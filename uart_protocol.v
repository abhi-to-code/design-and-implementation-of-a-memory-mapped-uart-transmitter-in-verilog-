==> flow/design.v <==
`timescale 1ns / 1ps
module channel #(
    parameter threshold_error = 3
)
(
    input clk,
    input in,
    input enable_error,
    output reg out
);
reg [7:0] lfsr = 8'h10;  
always @(posedge clk) begin
    lfsr <= {lfsr[6:0], lfsr[7]^lfsr[5]};
    if (enable_error && (lfsr[5:0] < threshold_error)) begin
        out <= ~in;
    end
    else out <= in;
end
endmodule
`timescale 1ns / 1ps
module hamming_decoder (
    input [12:0] encoded_message,
    output reg [7:0] data,
    output reg error_detected,
    output reg error_corrected,
    output reg overall_parity_error
);
reg [3:0] syndrome;
reg [12:0] corrected_code;
reg overall_parity;
reg op_error;
always @(*) begin
    syndrome[0] = encoded_message[1] ^ encoded_message[3] ^ encoded_message[5] ^ encoded_message[7] ^ encoded_message[9] ^ encoded_message[11];   
    syndrome[1] = encoded_message[2] ^ encoded_message[3] ^ encoded_message[6] ^ encoded_message[7] ^ encoded_message[10] ^ encoded_message[11];   
    syndrome[2] = encoded_message[4] ^ encoded_message[5] ^ encoded_message[6] ^ encoded_message[7] ^ encoded_message[12];               
    syndrome[3] = encoded_message[8] ^ encoded_message[9] ^ encoded_message[10] ^ encoded_message[11] ^ encoded_message[12];              
    overall_parity_error = ^encoded_message;
    corrected_code = encoded_message;
    error_detected = (syndrome != 4'b0000);
    error_corrected = 0;
    if (error_detected) begin
        if (syndrome <= 13) begin
            corrected_code[syndrome -1 ] = ~encoded_message[syndrome - 1];
            error_corrected = 1;
        end
    end
    if (!overall_parity_error && (!error_detected || error_corrected)) begin
        data[0] = corrected_code[3];    
        data[1] = corrected_code[5];    
        data[2] = corrected_code[6];    
        data[3] = corrected_code[7];    
        data[4] = corrected_code[9];    
        data[5] = corrected_code[10];   
        data[6] = corrected_code[11];   
        data[7] = corrected_code[12];   
    end else begin
        data = 8'b0;  
end
end
endmodule
`timescale 1ns / 1ps
module hamming_encoder (
    input [7:0] data,
    output reg [12:0] encoded_message  
);
reg [11:0] temp;
reg p1, p2, p3, p4, op;
wire [12:0] out;
always @(*) begin
    temp[2]  = data[0];  
    temp[4]  = data[1];  
    temp[5]  = data[2];  
    temp[6]  = data[3];  
    temp[8]  = data[4];  
    temp[9]  = data[5];  
    temp[10] = data[6];  
    temp[11] = data[7];  
    p1 = temp[2] ^ temp[4] ^ temp[6] ^ temp[8] ^ temp[10];              
    p2 = temp[2] ^ temp[5] ^ temp[6] ^ temp[9] ^ temp[10];              
    p3 = temp[4] ^ temp[5] ^ temp[6] ^ temp[11];                        
    p4 = temp[8] ^ temp[9] ^ temp[10] ^ temp[11];
    temp[0] = p1;
    temp[1] = p2;
    temp[3] = p3;
    temp[7] = p4;    
    op = ^temp;
    encoded_message = {temp, op};
end
endmodule
module memory_1 (
    input clk,
    input ready,
    input rst,
    output reg [7:0] data
);
reg [4:0] address_counter;
reg [7:0] register [0:31];
reg prev_ready;
initial address_counter <= 0;
initial prev_ready <= 0;
initial begin
    register[0]  = 8'h12; register[1]  = 8'h34; register[2]  = 8'hC1; register[3]  = 8'h5D;
    register[4]  = 8'hA2; register[5]  = 8'h9B; register[6]  = 8'hE4; register[7]  = 8'h16;
    register[8]  = 8'h38; register[9]  = 8'h4C; register[10] = 8'hF0; register[11] = 8'h23;
    register[12] = 8'h8E; register[13] = 8'h11; register[14] = 8'hD9; register[15] = 8'h72;
    register[16] = 8'h06; register[17] = 8'hBC; register[18] = 8'hA7; register[19] = 8'h5A;
    register[20] = 8'h2F; register[21] = 8'hC6; register[22] = 8'h19; register[23] = 8'h9D;
    register[24] = 8'h0E; register[25] = 8'h67; register[26] = 8'hD4; register[27] = 8'hB3;
    register[28] = 8'h41; register[29] = 8'hFE; register[30] = 8'h8B; register[31] = 8'h30;
end
always @(posedge clk) begin
    if (rst) begin
        address_counter <= 0;
        data <= 0;
    end
    else begin
        if (ready) begin
            data <= register[address_counter];
            if (address_counter < 32) begin
                address_counter <= address_counter + 1;
            end
            else address_counter <= 0;
        end
        prev_ready <= ready;
    end
end
endmodule
`timescale 1ns / 1ps
module memory_2 (
    input clk,
    input rst,
    input [7:0] data,
    input ready,
    output reg [7:0] test
);
reg [4:0] address_counter;
reg [7:0] register [0:31];
reg ready_prev;
always @(posedge clk) begin
    if (rst) begin
        address_counter <= 0;
        ready_prev <= 0;
    end
    else begin
        ready_prev <= ready;
        if (ready && !ready_prev) begin
            if (address_counter < 32) begin
                register[address_counter] <= data;
                address_counter <= address_counter + 1;
                test <= data;
            end
        end
    end
end
endmodule
`timescale 1ns / 1ps
module uart_protocol (
    input clk,
    input rst,
    output reg [7:0] data_from_memory,
    output reg [12:0] data_sent,
    output reg line,
    output reg baud_tick,
    output reg [12:0] data_recorded,
    output reg [7:0] data_saved_to_memory,
    output reg error_detected,
    output reg error_corrected,
    output reg overall_parity_error
);
wire [7:0] data_bus;
wire [7:0] data_bus_out;
wire [7:0] data_memory_test;
wire frame, frame_out;
wire ready;
wire ready_rx;
wire error_bit;
wire wire_error_detected;
wire wire_error_corrected;
wire wire_overall_error;
memory_1 transmitter_memory(clk, ready, rst, data_bus);
uart_tx #(10) transmitter(clk, data_bus, rst, ready, frame);
channel #(3) bi_syn_ch(clk, frame, 1, frame_out);
uart_rx #(10) receiver(clk, rst, frame_out, data_bus_out, ready_rx, wire_error_detected, wire_error_corrected, wire_overall_error);
memory_2 receiver_memory(clk, rst, data_bus_out, ready_rx, data_memory_test);
always @(posedge clk) begin
    data_from_memory <= data_bus;
    data_sent <= transmitter.data_register;
    line <= frame;
    baud_tick <= transmitter.baud_tick;
    data_recorded <= receiver.reg_for_testing;
    data_saved_to_memory <= data_memory_test;
    error_corrected <= wire_error_corrected;
    error_detected <= wire_error_detected;
    overall_parity_error <= wire_overall_error;
end
endmodule
`timescale 1ns / 1ps
module uart_rx #(
    parameter divisor = 10
)(
    input clk,
    input rst,
    input frame,
    output reg [7:0] data,
    output reg ready,
    output reg error_detected,
    output reg error_corrected,
    output reg overall_parity_error
);
reg [1:0] state;
reg [10:0] clk_counter;
reg [3:0] bit_counter;
reg [12:0] data_register;
wire [7:0] data_decoded;
wire error_wire;
wire wire_error_detected;
wire wire_error_corrected;
wire wire_overall_parity_error;
reg [12:0] reg_for_testing;
hamming_decoder decoder(data_register, data_decoded, wire_error_detected, wire_error_corrected,wire_overall_parity_error);
always @(posedge clk) begin
    if (rst) begin
        state <= 2'b00;
        clk_counter <= 0;
        bit_counter <= 0;
        data_register <= 0;
        ready <= 0;
        error_detected <= 0;
        error_corrected <= 0;
        overall_parity_error <= 0;
    end
    else begin
        case (state)
            2'b00: begin
                if (frame == 0) begin   
                    clk_counter <= 0;
                    state <= 2'b01;
                    ready <=0;
                end
            end
            2'b01: begin
                if (clk_counter < (divisor/2)-1) begin
                    clk_counter <= clk_counter + 1;  
                end
                else begin
                    if (frame == 0) begin
                        clk_counter <= 0;
                        bit_counter <= 0;
                        state <= 2'b10;
                    end
                    else begin
                        state <= 2'b00;
                    end
                end
            end
            2'b10: begin
                if (clk_counter < divisor -1) begin
                    clk_counter <= clk_counter + 1;
                end
                else begin
                    clk_counter <= 0;
                    data_register[bit_counter] <= frame;
                    if (bit_counter < 12) begin
                        bit_counter <= bit_counter + 1;
                    end 
                    else begin
                        state <= 2'b11;
                    end
                end
            end
            2'b11: begin
                if (clk_counter < divisor - 1) begin
                    clk_counter <= clk_counter + 1;
                end
                else begin
                    data <= data_decoded;
                    reg_for_testing <= data_register;
                    error_corrected <= wire_error_corrected;
                    error_detected <= wire_error_detected;
                    overall_parity_error <= wire_overall_parity_error;
                    ready <= 1;
                    state <= 2'b00;
                end
            end
            default: state <= 0; 
        endcase
    end
end
endmodule
`timescale 1ns / 1ps
module uart_tx #(
    parameter divisor = 10
)(
    input clk,
    input [7:0] data,
    input rst,
    output reg ready,
    output reg frame
);
reg [10:0] clk_counter;
reg [3:0] bit_counter;
reg baud_tick;
reg [1:0] state;
reg [12:0] data_register;
wire [12:0] encoded_message;
hamming_encoder encoder(data, encoded_message);  
initial baud_tick <= 0;
initial frame <= 1;
always @(posedge clk) begin
    if (clk_counter < divisor -1) begin
        clk_counter <= clk_counter + 1;
        baud_tick <= 0;
    end
    else begin
        baud_tick <= 1;
        clk_counter <= 0;
    end
end
always @(posedge clk) begin
    if (rst) begin
        clk_counter <= 0;
        bit_counter <= 0;
        baud_tick <= 0;
        state <= 2'b00;
        ready <= 0;
        frame <= 1;
    end
    else begin
        ready <= 0;
        if (baud_tick) begin
            case (state)
                2'b00: begin
                    data_register <= encoded_message;
                    ready <= 1;
                    state <= 2'b01;
                end
                2'b01: begin  
                    ready <= 0;
                    frame <= 0;
                    bit_counter <= 0;
                    state <= 2'b10;
                end
                2'b10: begin
                    frame <= data_register[bit_counter];
                    if(bit_counter < 12) begin
                        bit_counter <= bit_counter + 1;
                        state <= 2'b10;
                    end
                    else state <= 2'b11;
                end
                2'b11: begin
                    frame <= 1;
                    state <= 2'b00;
                end
                default: state <= 2'b00;
            endcase
        end
    end
end
endmodule
======== Tool chain data of uart_protocol ========
Tool output for the design above, in the order of the flow.
Lines are those of the file above, counted from 1.
Library cell names are shortened.
Not given: n/a
set-up
  top module .............................. uart_protocol
  clock ................................... clk
  standard-cell library ................... sky130hd
  timing corner ........................... tt_025C_1v80

======== Word level ========
Yosys after proc, flatten, opt, wreduce and memory -nomap, before mapping. Memory bits, and registers merged into a memory's read port (data or address), are not among the register bits. Print and check cells are not counted. Equal cells are merged and count once.
storage and ports
  register bits ........................... 79
  bits of input ports ..................... 2
  output and inout port bits .............. 47
  elaborated cells ........................ 127
cells by class
  add/subtract/negate cells ............... 6
  $lt $le $gt $ge ......................... 6
  equality and inequality tests ........... 11
  shift operators ......................... 5
  muxes and demuxes ....................... 27
  bitwise gates (word level) .............. 29
  reductions and logical operators ........ 22
operators with widths
  kind                                                                    count
  13-bit two-way mux                                                      4
  11-bit parallel mux with 4-bit select                                   1
  11-bit two-way mux                                                      4
  1-bit by 33-bit variable shift with 13-bit output                       1
  1-bit by 33-bit variable shift with 13-bit output with constant A       1
  32-bit negation with 33-bit output                                      1
  13-bit bitwise AND                                                      2
  13-bit OR                                                               2
  13-bit inverter                                                         2
  1-bit XOR                                                               19
  4-bit two-way mux                                                       4
  1-bit by 5-bit variable shift with 13-bit output                        1
  1-bit by 5-bit variable shift with 13-bit output with constant A        1
  13-bit by 5-bit variable part select with 1-bit output                  1
  13-bit XOR reduction                                                    1
  2-bit inequality test with constant B                                   6
  2-bit two-way mux                                                       6
  11-bit by 1-bit adder with 11-bit output with constant B                1
  11-bit by 3-bit less-than comparator with 1-bit output with constant B  1
  11-bit by 4-bit less-than comparator with 1-bit output with constant B  1
  3-bit AND reduction                                                     3
  2-bit AND reduction                                                     4
  4-bit nonzero test                                                      2
  4-bit parallel mux with 2-bit select                                    1
  2-bit parallel mux with 4-bit select                                    1
  5-bit by 6-bit less-than comparator with 1-bit output with constant B   1
  6-bit by 2-bit less-than comparator with 1-bit output with constant B   1
  6-bit AND reduction                                                     1
Other operator kinds: 19; their cells: 32.

======== Logic depth ========
Yosys ltp: most cells in a row. Word level: on the elaborated netlist, between registers, memories and ports. Mapped: between sequential cells and ports; inverters and the memories' decode and read muxes count.
depth
  depth in word-level cells ............... 13
  ABC_AREA ................................ 0
  mapped depth ............................ 17
  depth with buffers taken out ............ 14

======== After synthesis ========
Source: synth_stat.txt of the flow (Yosys; design flattened, memories mapped). It holds for the ABC_AREA given above (unset counts as 0); a run with the other value may have another netlist.
synthesis totals
  cells in the netlist .................... 471
  synthesis area .......................... 4207.8 um^2
  sequential area ......................... 1621.6 um^2
  mapped flip-flops ....................... 73
  buffer cells ............................ 56
cell types
  cell      count  total area (um^2)
  dfxtp_1   57     1.14E+03
  edfxtp_1  16     480.461
  buf_4     36     270.259
  ha_1      17     212.704
  nand2_1   50     187.68
  nor2_1    48     180.173
  xnor2_1   20     175.168
  a21oi_1   23     115.11
  nor2b_1   13     81.328
  mux2i_1   7      70.067
  o21ai_0   14     70.067
  nand3_1   13     65.062
  nand4_1   10     62.56
  nor3_1    11     55.053
  a22oi_1   7      52.55
  and2_1    8      50.048
  xnor3_2   2      47.546
  xnor3_1   2      45.043
Not listed: further types 48, cells in them 117.
The figures by module come from a second, unflattened synthesis with its own total; it is not the netlist above.
unflattened totals
  cell total of the unflattened synthesis .. 582
  area total of the unflattened synthesis .. 5481.5 um^2
Each row is one instance without its submodules.
modules
  module                        times used  cells  area (um^2)  sequential area (um^2)
  uart_rx #(divisor=10)         1           199    1943.1       960.9
  hamming_decoder               1           167    1249.9       0.0
  memory_1                      1           138    1154.9       260.2
  uart_protocol                 1           49     610.6        400.4
  memory_2                      1           11     279.0        260.2
  channel #(threshold_error=3)  1           14     221.5        180.2
  uart_tx #(divisor=10)         1           4      22.5         0.0

======== Timing after synthesis ========
Path of least setup slack by OpenSTA after synthesis, without wires, with an ideal clock, recovery checks aside; 20% of the period is set as input and as output delay. Where synthesis merged equal registers, the netlist keeps one of their names.
timing post-synthesis
  path kind ............................... register to register
  from .................................... register receiver.data_register[7]
  to ...................................... register receiver.data[2]
  period .................................. 5.32 ns
  library setup time ...................... 0.132 ns
  launch time at the first pin ............ 0.000 ns
  arrival ................................. 3.740 ns
  data required time ...................... 5.188 ns
  setup slack ............................. 1.448 ns
  path delay .............................. 3.872 ns
  stages .................................. 18
  path buffers ............................ 3
  period reached after synthesis .......... 3.872 ns
"path delay" = arrival - input delay + setup time.
"stages": output pins that drive a net of the path, with the launching flip-flop's if there is one; two outputs of one cell count as two.
"period reached after synthesis" is the clock period less the worst setup slack; recovery checks do not enter. This is arithmetic on one report: input and output delays are still those of the set period (20% each).
The rows between start and end are the longest chain of elaborated cells between them; the timing report does not say that the signal goes this way. Where chains are equally long, one stands for them.
Each line given opens the expression or statement behind the cell; cells for indexed reads and writes are added by Yosys, which also makes memories of some case tables.
on the way, post-synthesis
  cell sequence ........................... dfxtp_1 buf_2 xnor2_1 xnor3_2 inv_2 ha_1 buf_1 xnor2_1 xnor2_1 buf_2 nand3_1 ha_1 nand4b_1 nor4_1 nand4_1 nor2_1 and3_1 a41o_1
  length of the longest elaborated chain .. 11
  elaborated cells between the ends (all ways) .. 28
  source lines of those cells ............. 9
  classes of those cells .................. add/sub (2); compare (1); shift (3); mux (4); logic (12); reduce/logical (6)
RTL lines, path post-synthesis
  item                                               line  source
  from (decl)                                        213   reg [12:0] data_register;
  from (assign)                                      226   data_register <= 0;
  from (assign)                                      262   data_register[bit_counter] <= frame;
  1-bit XOR x3                                       33    syndrome[0] = encoded_message[1] ^ encoded_message[3] ^ encoded_message[5] ^ encoded_message[7] ^ encoded_mess ...
  4-bit by 1-bit subtractor with 5-bit output        43    corrected_code[syndrome -1 ] = ~encoded_message[syndrome - 1];
  32-bit negation with 33-bit output                 43
  1-bit by 33-bit variable shift with 13-bit output  43
  13-bit inverter                                    43
  13-bit bitwise AND                                 43
  13-bit OR                                          43
  13-bit two-way mux                                 42    if (syndrome <= 13) begin
  13-bit two-way mux                                 41    if (error_detected) begin
  to (assign)                                        276   data <= data_decoded;
  to (decl)                                          204   output reg [7:0] data,

======== Worst path after layout ========
From the final timing report of flow run A: the path of least setup slack in the routed layout; clock arrival at registers is part of the times.
timing post-layout
  path kind ............................... register to register
  from .................................... register receiver.data_register[7]
  to ...................................... register receiver.data[2]
  period .................................. 2.76 ns
  library setup time ...................... 0.13 ns
  launch time at the first pin ............ 0.33 ns
  arrival ................................. 3.54 ns
  data required time ...................... 2.97 ns
  setup slack ............................. -0.58 ns
  stages .................................. 15
  path buffers ............................ 3
The rows between start and end are the longest chain of elaborated cells between them; the timing report does not say that the signal goes this way. Where chains are equally long, one stands for them.
on the way, post-layout
  cell sequence ........................... dfxtp_4 buf_4 buf_4 xnor2_2 xor2_1 buf_4 nand4_1 nand4_4 nand3_1 ha_1 nor4_2 nand4_1 nor2_2 and3_4 a41o_1
  length of the longest elaborated chain .. 11
  elaborated cells between the ends (all ways) .. 28
  source lines of those cells ............. 9
  classes of those cells .................. add/sub (2); compare (1); shift (3); mux (4); logic (12); reduce/logical (6)
RTL lines, path post-layout
  item                                               line  source
  from (decl)                                        213   reg [12:0] data_register;
  from (assign)                                      226   data_register <= 0;
  from (assign)                                      262   data_register[bit_counter] <= frame;
  1-bit XOR x3                                       33    syndrome[0] = encoded_message[1] ^ encoded_message[3] ^ encoded_message[5] ^ encoded_message[7] ^ encoded_mess ...
  4-bit by 1-bit subtractor with 5-bit output        43    corrected_code[syndrome -1 ] = ~encoded_message[syndrome - 1];
  32-bit negation with 33-bit output                 43
  1-bit by 33-bit variable shift with 13-bit output  43
  13-bit inverter                                    43
  13-bit bitwise AND                                 43
  13-bit OR                                          43
  13-bit two-way mux                                 42    if (syndrome <= 13) begin
  13-bit two-way mux                                 41    if (error_detected) begin
  to (assign)                                        276   data <= data_decoded;
  to (decl)                                          204   output reg [7:0] data,

Data sheet: physical implementation of uart_protocol

Stored flow runs of uart_protocol (2 of them; Yosys, OpenROAD, sky130hd). They differ in their settings and are not a sequence. Constraints: input delay and output delay 20% of the set period each, output load 0.01 pF.
"clock period reached" means the clock period less the worst setup slack. The figure is calculated, with input and output delays left at 20% of the set period.
"time used up by the worst setup path": the worst setup path's part of the clock period (all of it between registers, 20% less for each end at a port) less its slack. A launch clock that arrives late makes it longer, a capture clock that arrives late makes it shorter.
By "overall power" is meant OpenSTA's value without simulated activity: inputs other than the clock are taken to toggle once in ten clock periods, and the tool carries that through the logic.

---- flow run A ----
settings
  period_ns = 2.76
  CORE_UTILIZATION = 28
  PLACE_DENSITY_LB_ADDON = 0.13
  CORE_ASPECT_RATIO = 0.64
  GPL_ROUTABILITY_DRIVEN = 1
  MIN_ROUTING_LAYER = met1
  CAP_MARGIN = 20
  CORE_MARGIN = 2
  SLEW_MARGIN = 20
results
  chip area in the Yosys report ........... 4207.8 um^2
  time used up by the worst setup path .... 3.34 ns
  worst path kind ......................... register to register
  worst slack on setup checks ............. -0.576 ns
  area of the standard cells in the finished layout .. 5507.8 um^2
  clock period reached .................... 3.336 ns
  post-route worst hold slack ............. 0.338 ns
  utilization ............................. 37.9 %
  total negative slack on setup checks .... -4.184 ns
  die area ................................ 16049.0 um^2
  overall power ........................... 2311 µW

---- flow run B ----
settings
  period_ns = 3.22
  CAP_MARGIN = 20
  CORE_MARGIN = 2
  CORE_UTILIZATION = 40
  SLEW_MARGIN = 20
results
  chip area in the Yosys report ........... 4207.8 um^2
  time used up by the worst setup path .... 3.33 ns
  worst path kind ......................... register to register
  worst slack on setup checks ............. -0.107 ns
  area of the standard cells in the finished layout .. 5004.8 um^2
  clock period reached .................... 3.327 ns
  post-route worst hold slack ............. 0.334 ns
  utilization ............................. 48.7 %
  total negative slack on setup checks .... -0.505 ns
  die area ................................ 11356.1 um^2
  overall power ........................... 1689 µW
